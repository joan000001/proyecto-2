==> flow/design.v <==
`timescale 1ns / 1ps
module sevseg(
    input  logic [3:0] bcd,       
    output logic [6:0] segments   
);
    logic [6:0] segments_reg;
    always_comb begin
        case (bcd)
            4'b0000: segments_reg = 7'b0111111;  
            4'b0001: segments_reg = 7'b0000110;  
            4'b0010: segments_reg = 7'b1011011;  
            4'b0011: segments_reg = 7'b1001111;  
            4'b0100: segments_reg = 7'b1100110;  
            4'b0101: segments_reg = 7'b1101101;  
            4'b0110: segments_reg = 7'b1111101;  
            4'b0111: segments_reg = 7'b0000111;  
            4'b1000: segments_reg = 7'b1111111;  
            4'b1001: segments_reg = 7'b1101111;  
            4'b1010: segments_reg = 7'b0001000;  
            4'b1011: segments_reg = 7'b0000011;  
            4'b1100: segments_reg = 7'b1000110;  
            4'b1101: segments_reg = 7'b0100001;  
            4'b1110: segments_reg = 7'b0000110;  
            4'b1111: segments_reg = 7'b0001110;  
            default: segments_reg = 7'b0000000;  
        endcase
    end
  assign segments = segments_reg;
endmodule
module multiplex_display #(
    parameter int contar = 1000
)(
    input  logic        clk,
    input  logic        rst_n,
    input  logic [3:0]  digito1,
    input  logic [3:0]  digito2,
    input  logic [3:0]  digito3,
    input  logic [3:0]  digito4,
    output logic [3:0]  bcd_value,
    output logic [3:0]  segmento_activo
);
    logic [1:0] pantalla_activa;    
    logic [16:0] contador;
    always_ff @(posedge clk or negedge rst_n) begin
        if (!rst_n) begin
            contador <= '0;
            pantalla_activa <= 2'd0;
        end else if (contador == contar) begin
            contador <= '0;
            pantalla_activa <= (pantalla_activa == 2'd3) ? 2'd0 : pantalla_activa + 1;
        end else begin
            contador <= contador + 1;
        end
    end
    always_comb begin
        unique case (pantalla_activa)
            2'd0: bcd_value = digito1;
            2'd1: bcd_value = digito2;
            2'd2: bcd_value = digito3;
            2'd3: bcd_value = digito4;
            default: bcd_value = 4'd0;
        endcase
    end
    always_comb begin
    unique case (pantalla_activa)
        2'd0: segmento_activo = 4'b0001;
        2'd1: segmento_activo = 4'b0010;
        2'd2: segmento_activo = 4'b0100;
        2'd3: segmento_activo = 4'b1000;
        default: segmento_activo = 4'b0000;
    endcase
end
endmodule
module suma (
    input  logic [3:0]  dig1_1, 
    input  logic [3:0]  dig1_2, 
    input  logic [3:0]  dig1_3, 
    input  logic [3:0]  dig2_1,
    input  logic [3:0]  dig2_2,
    input  logic [3:0]  dig2_3,     
    output logic [3:0]  digito1,  
    output logic [3:0]  digito2,  
    output logic [3:0]  digito3,  
    output logic [3:0]  digito4   
);
    logic [4:0] sum_u;
    logic [4:0] sum_d;
    logic [4:0] sum_m;
    logic car1;
    logic car2;
    always_comb begin
        sum_u = dig1_1 + dig2_1;
        if (sum_u > 5'b01001)
            sum_u = sum_u + 5'b00110;
        digito1 = sum_u[3:0];
        car1    = sum_u[4];
        sum_d = dig1_2 + dig2_2 + car1;
        if (sum_d > 5'b01001)
            sum_d = sum_d + 5'b00110;
        digito2 = sum_d[3:0];
        car2    = sum_d[4];
        sum_m = dig1_3 + dig2_3 + car2;
        if (sum_m > 5'b01001)
            sum_m = sum_m + 5'b00110;
        digito3 = sum_m[3:0];
        digito4 = sum_m[4];
    end
endmodule
module teclado_matricial (
    input  logic        clk,
    input  logic        rst_n,
    input  logic [3:0]  columnas,
    output logic [3:0]  filas,
    output logic [3:0]  dig1_1,
    output logic [3:0]  dig1_2,
    output logic [3:0]  dig1_3,
    output logic [3:0]  dig2_1,
    output logic [3:0]  dig2_2,
    output logic [3:0]  dig2_3
);
    localparam int SCAN_DIVIDER = 13500;      
    localparam int DEBOUNCE_TIME = 540000;    
    logic [1:0]  fila_actual;
    logic [16:0] contador_scan;
    logic [19:0] contador_debounce;
    logic [3:0]  tecla_detectada;
    logic        tecla_valida;
    logic        tecla_presionada;
    logic        tecla_anterior;
    logic [2:0]  contador_digitos;  
    logic [3:0]  reg_dig1_1;
    logic [3:0]  reg_dig1_2;
    logic [3:0]  reg_dig1_3;
    logic [3:0]  reg_dig2_1;
    logic [3:0]  reg_dig2_2;
    logic [3:0]  reg_dig2_3;
    always_ff @(posedge clk or negedge rst_n) begin
        if (!rst_n) begin
            fila_actual <= 2'd0;
            contador_scan <= '0;
        end else begin
            if (contador_scan >= SCAN_DIVIDER) begin
                contador_scan <= '0;
                fila_actual <= (fila_actual == 2'd3) ? 2'd0 : fila_actual + 2'd1;
            end else begin
                contador_scan <= contador_scan + 1;
            end
        end
    end
    always_comb begin
        case (fila_actual)
            2'd0: filas = 4'b0001;
            2'd1: filas = 4'b0010;
            2'd2: filas = 4'b0100;
            2'd3: filas = 4'b1000;
            default: filas = 4'b0000;
        endcase
    end
    always_comb begin
        tecla_valida = 1'b0;
        tecla_detectada = 4'd0;
        if (columnas != 4'b0000) begin
            tecla_valida = 1'b1;
            case ({fila_actual, columnas})
                6'b00_0001: tecla_detectada = 4'd1;   
                6'b00_0010: tecla_detectada = 4'd2;   
                6'b00_0100: tecla_detectada = 4'd3;   
                6'b00_1000: tecla_detectada = 4'd10;  
                6'b01_0001: tecla_detectada = 4'd4;   
                6'b01_0010: tecla_detectada = 4'd5;   
                6'b01_0100: tecla_detectada = 4'd6;   
                6'b01_1000: tecla_detectada = 4'd11;  
                6'b10_0001: tecla_detectada = 4'd7;   
                6'b10_0010: tecla_detectada = 4'd8;   
                6'b10_0100: tecla_detectada = 4'd9;   
                6'b10_1000: tecla_detectada = 4'd12;  
                6'b11_0001: tecla_detectada = 4'd15;  
                6'b11_0010: tecla_detectada = 4'd0;   
                6'b11_0100: tecla_detectada = 4'd14;  
                6'b11_1000: tecla_detectada = 4'd13;  
                default: tecla_detectada = 4'd0;
            endcase
        end
    end
    always_ff @(posedge clk or negedge rst_n) begin
        if (!rst_n) begin
            contador_debounce <= '0;
            tecla_presionada <= 1'b0;
            tecla_anterior <= 1'b0;
        end else begin
            tecla_anterior <= tecla_presionada;
            if (tecla_valida) begin
                if (contador_debounce >= DEBOUNCE_TIME) begin
                    tecla_presionada <= 1'b1;
                end else begin
                    contador_debounce <= contador_debounce + 1;
                end
            end else begin
                contador_debounce <= '0;
                tecla_presionada <= 1'b0;
            end
        end
    end
    always_ff @(posedge clk or negedge rst_n) begin
        if (!rst_n) begin
            reg_dig1_1 <= 4'd0;
            reg_dig1_2 <= 4'd0;
            reg_dig1_3 <= 4'd0;
            reg_dig2_1 <= 4'd0;
            reg_dig2_2 <= 4'd0;
            reg_dig2_3 <= 4'd0;
            contador_digitos <= 3'd0;
        end else begin
            if (tecla_presionada && !tecla_anterior) begin
                if (tecla_detectada <= 4'd9) begin
                    case (contador_digitos)
                        3'd0: begin
                            reg_dig1_3 <= tecla_detectada;  
                            contador_digitos <= 3'd1;
                        end
                        3'd1: begin
                            reg_dig1_2 <= tecla_detectada;  
                            contador_digitos <= 3'd2;
                        end
                        3'd2: begin
                            reg_dig1_1 <= tecla_detectada;  
                            contador_digitos <= 3'd3;
                        end
                        3'd3: begin
                            reg_dig2_3 <= tecla_detectada;  
                            contador_digitos <= 3'd4;
                        end
                        3'd4: begin
                            reg_dig2_2 <= tecla_detectada;  
                            contador_digitos <= 3'd5;
                        end
                        3'd5: begin
                            reg_dig2_1 <= tecla_detectada;  
                            contador_digitos <= 3'd6;
                        end
                        default: begin
                        end
                    endcase
                end
                else if (tecla_detectada == 4'd15) begin
                    reg_dig1_1 <= 4'd0;
                    reg_dig1_2 <= 4'd0;
                    reg_dig1_3 <= 4'd0;
                    reg_dig2_1 <= 4'd0;
                    reg_dig2_2 <= 4'd0;
                    reg_dig2_3 <= 4'd0;
                    contador_digitos <= 3'd0;
                end
            end
        end
    end
    assign dig1_1 = reg_dig1_1;
    assign dig1_2 = reg_dig1_2;
    assign dig1_3 = reg_dig1_3;
    assign dig2_1 = reg_dig2_1;
    assign dig2_2 = reg_dig2_2;
    assign dig2_3 = reg_dig2_3;
endmodule
module top (
    input  logic        clk,
    input  logic        rst_n,             
    input  logic [3:0]  columnas,       
    output logic [3:0]  filas,          
    output logic [6:0]  segments,       
    output logic [3:0]  enable_displays  
);
    logic [3:0]  dig1_1;   
    logic [3:0]  dig1_2;   
    logic [3:0]  dig1_3;   
    logic [3:0]  dig2_1;   
    logic [3:0]  dig2_2;   
    logic [3:0]  dig2_3;   
    logic [3:0]  digito1;  
    logic [3:0]  digito2;  
    logic [3:0]  digito3;  
    logic [3:0]  digito4;  
    logic [3:0]  bcd_value;
    teclado_matricial teclado (
        .clk(clk),
        .rst_n(rst_n),
        .columnas(columnas),
        .filas(filas),
        .dig1_1(dig1_1),
        .dig1_2(dig1_2),
        .dig1_3(dig1_3),
        .dig2_1(dig2_1),
        .dig2_2(dig2_2),
        .dig2_3(dig2_3)
    );
    suma sumador (
        .dig1_1(dig1_1),
        .dig1_2(dig1_2),
        .dig1_3(dig1_3),
        .dig2_1(dig2_1),
        .dig2_2(dig2_2),
        .dig2_3(dig2_3),
        .digito1(digito1),
        .digito2(digito2),
        .digito3(digito3),
        .digito4(digito4)
    );
    multiplex_display controlador_de_pantalla (
        .clk(clk),
        .rst_n(rst_n),
        .digito1(digito1),
        .digito2(digito2),
        .digito3(digito3),
        .digito4(digito4),
        .bcd_value(bcd_value),
        .segmento_activo(enable_displays)
    );
    sevseg decodificador (
        .bcd(bcd_value),
        .segments(segments)
    );
endmodule
## Step by step through the tools: top

What the tools print for top, step after step.
Line numbers count from 1 in the design file above.
Operators carry their Yosys type and port widths (W data, S select, Z words).
Library cell names are shortened.
Not given: n/a

- Top module: top
- Clock input: clk
- Library: sky130hd
- Corner: tt_025C_1v80

## After elaboration

Source: Yosys, flattened and elaborated, memories not mapped. Widths are those after wreduce. Registers that Yosys merges into a memory's read port (data or address) are not register bits. Print and check cells do not count. Equal cells are merged and count once.
Memory sizes are those after Yosys's memory passes, which may raise the word count (mostly to a power of two), join words into wider ones and drop unused or constant bits.

- Memory bits (read-only): 368
- Memories: 2
- Flip-flop bits (word level): 87
- Output and inout bits: 15
- Bits of input ports: 6

- Equal/unequal tests: 22
- $lt $le $gt $ge: 6
- Add/subtract/negate cells: 13
- Muxes and demuxes: 32
- Reductions and logical operators: 14

Memories:

| memory | words | width | rd ports | write ports | RTL line | source |
|---|---|---|---|---|---|---|
| (no name shown) | 64 | 4 | 1 | 0 | 164 | `case ({fila_actual, columnas})` |
| (no name shown) | 16 | 7 | 1 | 0 | 8 | `case (bcd)` |

Operators with widths:

| cell | count |
|---|---|
| $mux W4 | 14 |
| $pmux W4 S4 | 3 |
| $mux W20 | 2 |
| $add A17 B1 Y17 const B | 2 |
| $mux W17 | 2 |
| $reduce_and A3 Y1 | 7 |
| $add A20 B1 Y20 const B | 1 |
| $ge A20 B20 Y1 const B | 1 |
| $pmux W3 S6 | 1 |
| $eq A17 B10 Y1 const B | 1 |
| $ge A17 B14 Y1 const B | 1 |
| $add A4 B4 Y5 | 3 |
| $add A5 B3 Y5 const B | 3 |
| $gt A5 B4 Y1 const B | 3 |
| $mux W5 | 3 |
| $ne A2 B2 Y1 const B | 7 |
| $add A5 B1 Y5 | 2 |
| $eq A2 B2 Y1 const B | 4 |
| $ne A7 B7 Y1 const B | 1 |
| $eq A3 B2 Y1 const B | 2 |
| $eq A3 B3 Y1 const B | 2 |
| $mux W3 | 2 |
| $add A2 B1 Y2 const B | 2 |
| $eq A2 B1 Y1 const B | 2 |
| $logic_not A2 Y1 | 2 |
| $le A4 B4 Y1 const B | 1 |
| $eq A4 B4 Y1 const B | 1 |
| $reduce_bool A4 Y1 | 1 |

Other operator kinds: 8; their cells: 11.

## Longest topological paths

Depth = most cells in a row (Yosys ltp): at word level without a register or memory, in the mapped netlist without a sequential cell, where the memories' decode and read muxes count.

- Word-level depth: 10
- ABC_AREA: 1
- Depth in mapped cells: 35
- Depth with buffers taken out: 35

## Synthesis result

The flow's flattened synthesis, as Yosys stat reports it; memories are mapped. The netlist is that of the ABC_AREA named above (0 if unset); the other value can give another one.

- Cell area after synthesis: 5572.8 um^2
- Flip-flops: 90
- Sequential area: 2253.4 um^2
- Mapped cells: 688

Cells by type:

| cell | count | total area (um^2) |
|---|---|---|
| dfrtp_1 | 89 | 2.23E+03 |
| nand2_1 | 144 | 540.518 |
| ha_1 | 38 | 475.456 |
| inv_1 | 102 | 382.867 |
| nand3_1 | 55 | 275.264 |
| nor2_1 | 48 | 180.173 |
| a21oi_1 | 30 | 150.144 |
| o21ai_0 | 28 | 140.134 |
| o21ai_1 | 22 | 110.106 |
| fa_1 | 5 | 100.096 |
| nand2_8 | 5 | 100.096 |
| nor3_1 | 19 | 95.091 |
| xor2_1 | 9 | 78.826 |
| nand4_1 | 10 | 62.56 |
| o21ai_2 | 6 | 52.55 |
| nand2_2 | 8 | 50.048 |
| nand2_4 | 4 | 45.043 |
| nor4_1 | 6 | 37.536 |

Other cell types: 32; their cells: 60.

## Timing after synthesis

Source: OpenSTA report_checks on the synthesized netlist (no wires, ideal clock, input and output delay 20% of the period each), path of least setup slack; recovery checks are left aside. Register names are those of the netlist, which keeps one name where synthesis merged equal registers.

- Path type: reg2out
- From: register teclado.reg_dig1_1[0]
- To: output segments[4]
- Stages on the path: 31
- Path buffers: 0
- Path delay: 5075 ps
- Data required time: 5944 ps
- Time at the first pin: 0 ps
- Period: 7430 ps
- Slack: 869 ps
- Output delay: 1486 ps
- Arrival time: 5075 ps
- Synthesis period reached: 6561 ps

"path delay" is the arrival time less input delay plus setup time.
A path that ends at an output port has no setup time.
"stages on the path": output pins that drive a net of the path, with the launching flip-flop's if there is one; two outputs of one cell count as two.
"synthesis period reached" = period - worst setup slack (recovery checks aside). The figure is calculated, with input and output delays left at 20% of the set period.
Between the ends stands the longest chain of elaborated cells between them, by number of cells; it is not shown to be the way that was timed. Of several equally long chains one is given.
Each line given opens the expression or statement behind the cell; cells for indexed reads and writes are added by Yosys, which also makes memories of some case tables.
A memory read counts as a cell of the chain, while the word-level depth stops at memories.
At most two assigning lines are given for a register; there are more.

- Cells stage by stage: dfrtp_1 -> ha_1 -> inv_1 -> fa_1 -> xor2_1 -> nand2_1 -> nand2_1 -> inv_1 -> nand2_1 -> nand2_1 -> fa_1 -> inv_1 -> fa_1 -> inv_1 -> nand2_1 -> nand3_2 -> xnor2_1 -> fa_1 -> inv_1 -> fa_1 -> inv_1 -> nand2_1 -> nand3_1 -> or2_2 -> nand3_1 -> a21oi_1 -> inv_1 -> ha_1 -> nand3b_1 -> nand3_1 -> o21ai_0
- Cells in the longest elaborated chain: 11

RTL lines, path post-synthesis:

| what | RTL line | source |
|---|---|---|
| start, declared | 131 | `logic [3:0]  reg_dig1_1;` |
| start, assigned | 206 | `reg_dig1_1 <= 4'd0;` |
| start, assigned | 226 | `reg_dig1_1 <= tecla_detectada;` |
| $add A4 B4 Y5 | 92 | `sum_u = dig1_1 + dig2_1;` |
| $add A5 B3 Y5 | 94 | `sum_u = sum_u + 5'b00110;` |
| $mux W5 | 93 | `if (sum_u > 5'b01001)` |
| $add A5 B1 Y5 | 97 | `sum_d = dig1_2 + dig2_2 + car1;` |
| $add A5 B3 Y5 | 99 | `sum_d = sum_d + 5'b00110;` |
| $mux W5 | 98 | `if (sum_d > 5'b01001)` |
| $add A5 B1 Y5 | 102 | `sum_m = dig1_3 + dig2_3 + car2;` |
| $add A5 B3 Y5 | 104 | `sum_m = sum_m + 5'b00110;` |
| $mux W5 | 103 | `if (sum_m > 5'b01001)` |
| $pmux W4 S4 | 56 | `unique case (pantalla_activa)` |
| $mem_v2 Z16 W7 | 8 | `case (bcd)` |
| end, declared | 269 | `output logic [6:0]  segments,` |

## Timing after layout

Path of least setup slack in the final report of flow run A (OpenROAD, finished layout, wires in). Where an end is a register, its clock arrival counts in the times.
The path's times are printed in steps of 10 ps; the period is the one set.

- Path type: reg2out
- From: register teclado.reg_dig1_1[0]
- To: output segments[3]
- Period: 8110 ps
- Slack: 500 ps
- Arrival time: 5990 ps
- Output delay: 1620 ps
- Data required time: 6490 ps
- Stages on the path: 32
- Path buffers: 2
- Time at the first pin: 340 ps

Between the ends stands the longest chain of elaborated cells between them, by number of cells; it is not shown to be the way that was timed. Of several equally long chains one is given.
A memory read counts as a cell of the chain, while the word-level depth stops at memories.
At most two assigning lines are given for a register; there are more.

- Cells stage by stage: dfrtp_1 -> ha_1 -> inv_1 -> fa_2 -> inv_1 -> a31oi_1 -> inv_1 -> nand2_1 -> nand2_1 -> fa_1 -> inv_1 -> fa_1 -> inv_1 -> nand2_1 -> nand3_2 -> xnor2_1 -> fa_2 -> inv_1 -> fa_1 -> xnor2_2 -> nand2_1 -> nand3_2 -> or2_2 -> nand3_2 -> a21oi_4 -> buf_4 -> ha_1 -> nand3_1 -> nand2_1 -> nand2_1 -> nand2_1 -> clkdlybuf4s50_1
- Cells in the longest elaborated chain: 11

RTL lines, path after layout:

| what | RTL line | source |
|---|---|---|
| start, declared | 131 | `logic [3:0]  reg_dig1_1;` |
| start, assigned | 206 | `reg_dig1_1 <= 4'd0;` |
| start, assigned | 226 | `reg_dig1_1 <= tecla_detectada;` |
| $add A4 B4 Y5 | 92 | `sum_u = dig1_1 + dig2_1;` |
| $add A5 B3 Y5 | 94 | `sum_u = sum_u + 5'b00110;` |
| $mux W5 | 93 | `if (sum_u > 5'b01001)` |
| $add A5 B1 Y5 | 97 | `sum_d = dig1_2 + dig2_2 + car1;` |
| $add A5 B3 Y5 | 99 | `sum_d = sum_d + 5'b00110;` |
| $mux W5 | 98 | `if (sum_d > 5'b01001)` |
| $add A5 B1 Y5 | 102 | `sum_m = dig1_3 + dig2_3 + car2;` |
| $add A5 B3 Y5 | 104 | `sum_m = sum_m + 5'b00110;` |
| $mux W5 | 103 | `if (sum_m > 5'b01001)` |
| $pmux W4 S4 | 56 | `unique case (pantalla_activa)` |
| $mem_v2 Z16 W7 | 8 | `case (bcd)` |
| end, declared | 269 | `output logic [6:0]  segments,` |

Memo
Re: implementation data of top

Top module top; platform sky130hd; tools Yosys and OpenROAD; 2 stored runs in no particular order. Input and output delays are each 20% of the period that was set; the output load is 0.01 pF.
"period reached": clock period set for the run, less the worst setup slack. It is reckoned from that one timing run; input and output delays stay at 20% of the period that was set.
By "time of the worst setup path" is meant the share of the clock period that the worst setup path is allowed (20% is reserved at inputs, 20% at outputs), minus its slack. Clock arrival times at its registers enter into it.
"total power after layout" rests on the timing tool's default activity at the inputs, not on a simulated workload.
"time of the worst setup path" is given in steps of 10 ps.

### Flow run A

==> flow/run.sh <==
#!/bin/bash
# the make line also repeats the synthesis and layout settings of config.mk as NAME=value (left out here)
make -C /OpenROAD-flow-scripts/flow DESIGN_CONFIG=/design/flow/config.mk WORK_HOME=/design/flow/orfs CLKGATE_MAP_FILE= finish
==> flow/config.mk <==
export PLATFORM = sky130hd
export DESIGN_NAME = top
export DESIGN_NICKNAME = top
export VERILOG_FILES = /design/flow/design.v
export SDC_FILE = /design/flow/constraint.sdc
export NUM_CORES = 4
export LEC_CHECK = 0
export ABC_AREA = 1
export CAP_MARGIN = 20
export CELL_PAD_IN_SITES_GLOBAL_PLACEMENT = 1
export CORE_ASPECT_RATIO = 1.57
export CORE_MARGIN = 2
export CORE_UTILIZATION = 34
export CTS_CLUSTER_DIAMETER = 164
export GPL_ROUTABILITY_DRIVEN = 0
export GPL_TIMING_DRIVEN = 0
export MAX_ROUTING_LAYER = met4
export PLACE_DENSITY = 0.49
export SETUP_SLACK_MARGIN = 0.06
export SLEW_MARGIN = 20
==> flow/constraint.sdc <==
create_clock -name core_clock -period 8.11 [get_ports {clk}]
set_input_delay 1.6220 -clock core_clock [delete_from_list [all_inputs] [get_ports {clk}]]
set_output_delay 1.6220 -clock core_clock [all_outputs]
set_load 0.01 [all_outputs]

Results of flow run A:
- Netlist area reported by Yosys: 5572.8 um^2
- Die outline area: 17456.8 um^2
- Standard-cell area after layout: 6443.7 um^2
- Setup slack of the worst path: 496 ps
- Total power after layout: 2.530 mW
- Period reached: 7614 ps
- Time of the worst setup path: 5990 ps
- Worst setup path type: reg2out

### Flow run B

==> flow/run.sh <==
#!/bin/bash
# the make line also repeats the synthesis and layout settings of config.mk as NAME=value (left out here)
make -C /OpenROAD-flow-scripts/flow DESIGN_CONFIG=/design/flow/config.mk WORK_HOME=/design/flow/orfs CLKGATE_MAP_FILE= finish
==> flow/config.mk <==
export PLATFORM = sky130hd
export DESIGN_NAME = top
export DESIGN_NICKNAME = top
export VERILOG_FILES = /design/flow/design.v
export SDC_FILE = /design/flow/constraint.sdc
export NUM_CORES = 4
export LEC_CHECK = 0
export ABC_AREA = 1
export CAP_MARGIN = 15
export CELL_PAD_IN_SITES_DETAIL_PLACEMENT = 1
export CORE_ASPECT_RATIO = 1.95
export CORE_MARGIN = 2
export CORE_UTILIZATION = 25
export CTS_CLUSTER_DIAMETER = 43
export CTS_CLUSTER_SIZE = 81
export GPL_ROUTABILITY_DRIVEN = 0
export MAX_ROUTING_LAYER = met5
export MIN_ROUTING_LAYER = met2
export PLACE_DENSITY_LB_ADDON = 0.29
export SLEW_MARGIN = 20
export TNS_END_PERCENT = 70
==> flow/constraint.sdc <==
create_clock -name core_clock -period 13.1 [get_ports {clk}]
set_input_delay 2.6200 -clock core_clock [delete_from_list [all_inputs] [get_ports {clk}]]
set_output_delay 2.6200 -clock core_clock [all_outputs]
set_load 0.01 [all_outputs]

Results of flow run B:
- Netlist area reported by Yosys: 5572.8 um^2
- Die outline area: 23569.4 um^2
- Standard-cell area after layout: 6389.9 um^2
- Setup slack of the worst path: 4062 ps
- Total power after layout: 1.554 mW
- Period reached: 9038 ps
- Time of the worst setup path: 6420 ps
- Worst setup path type: reg2out
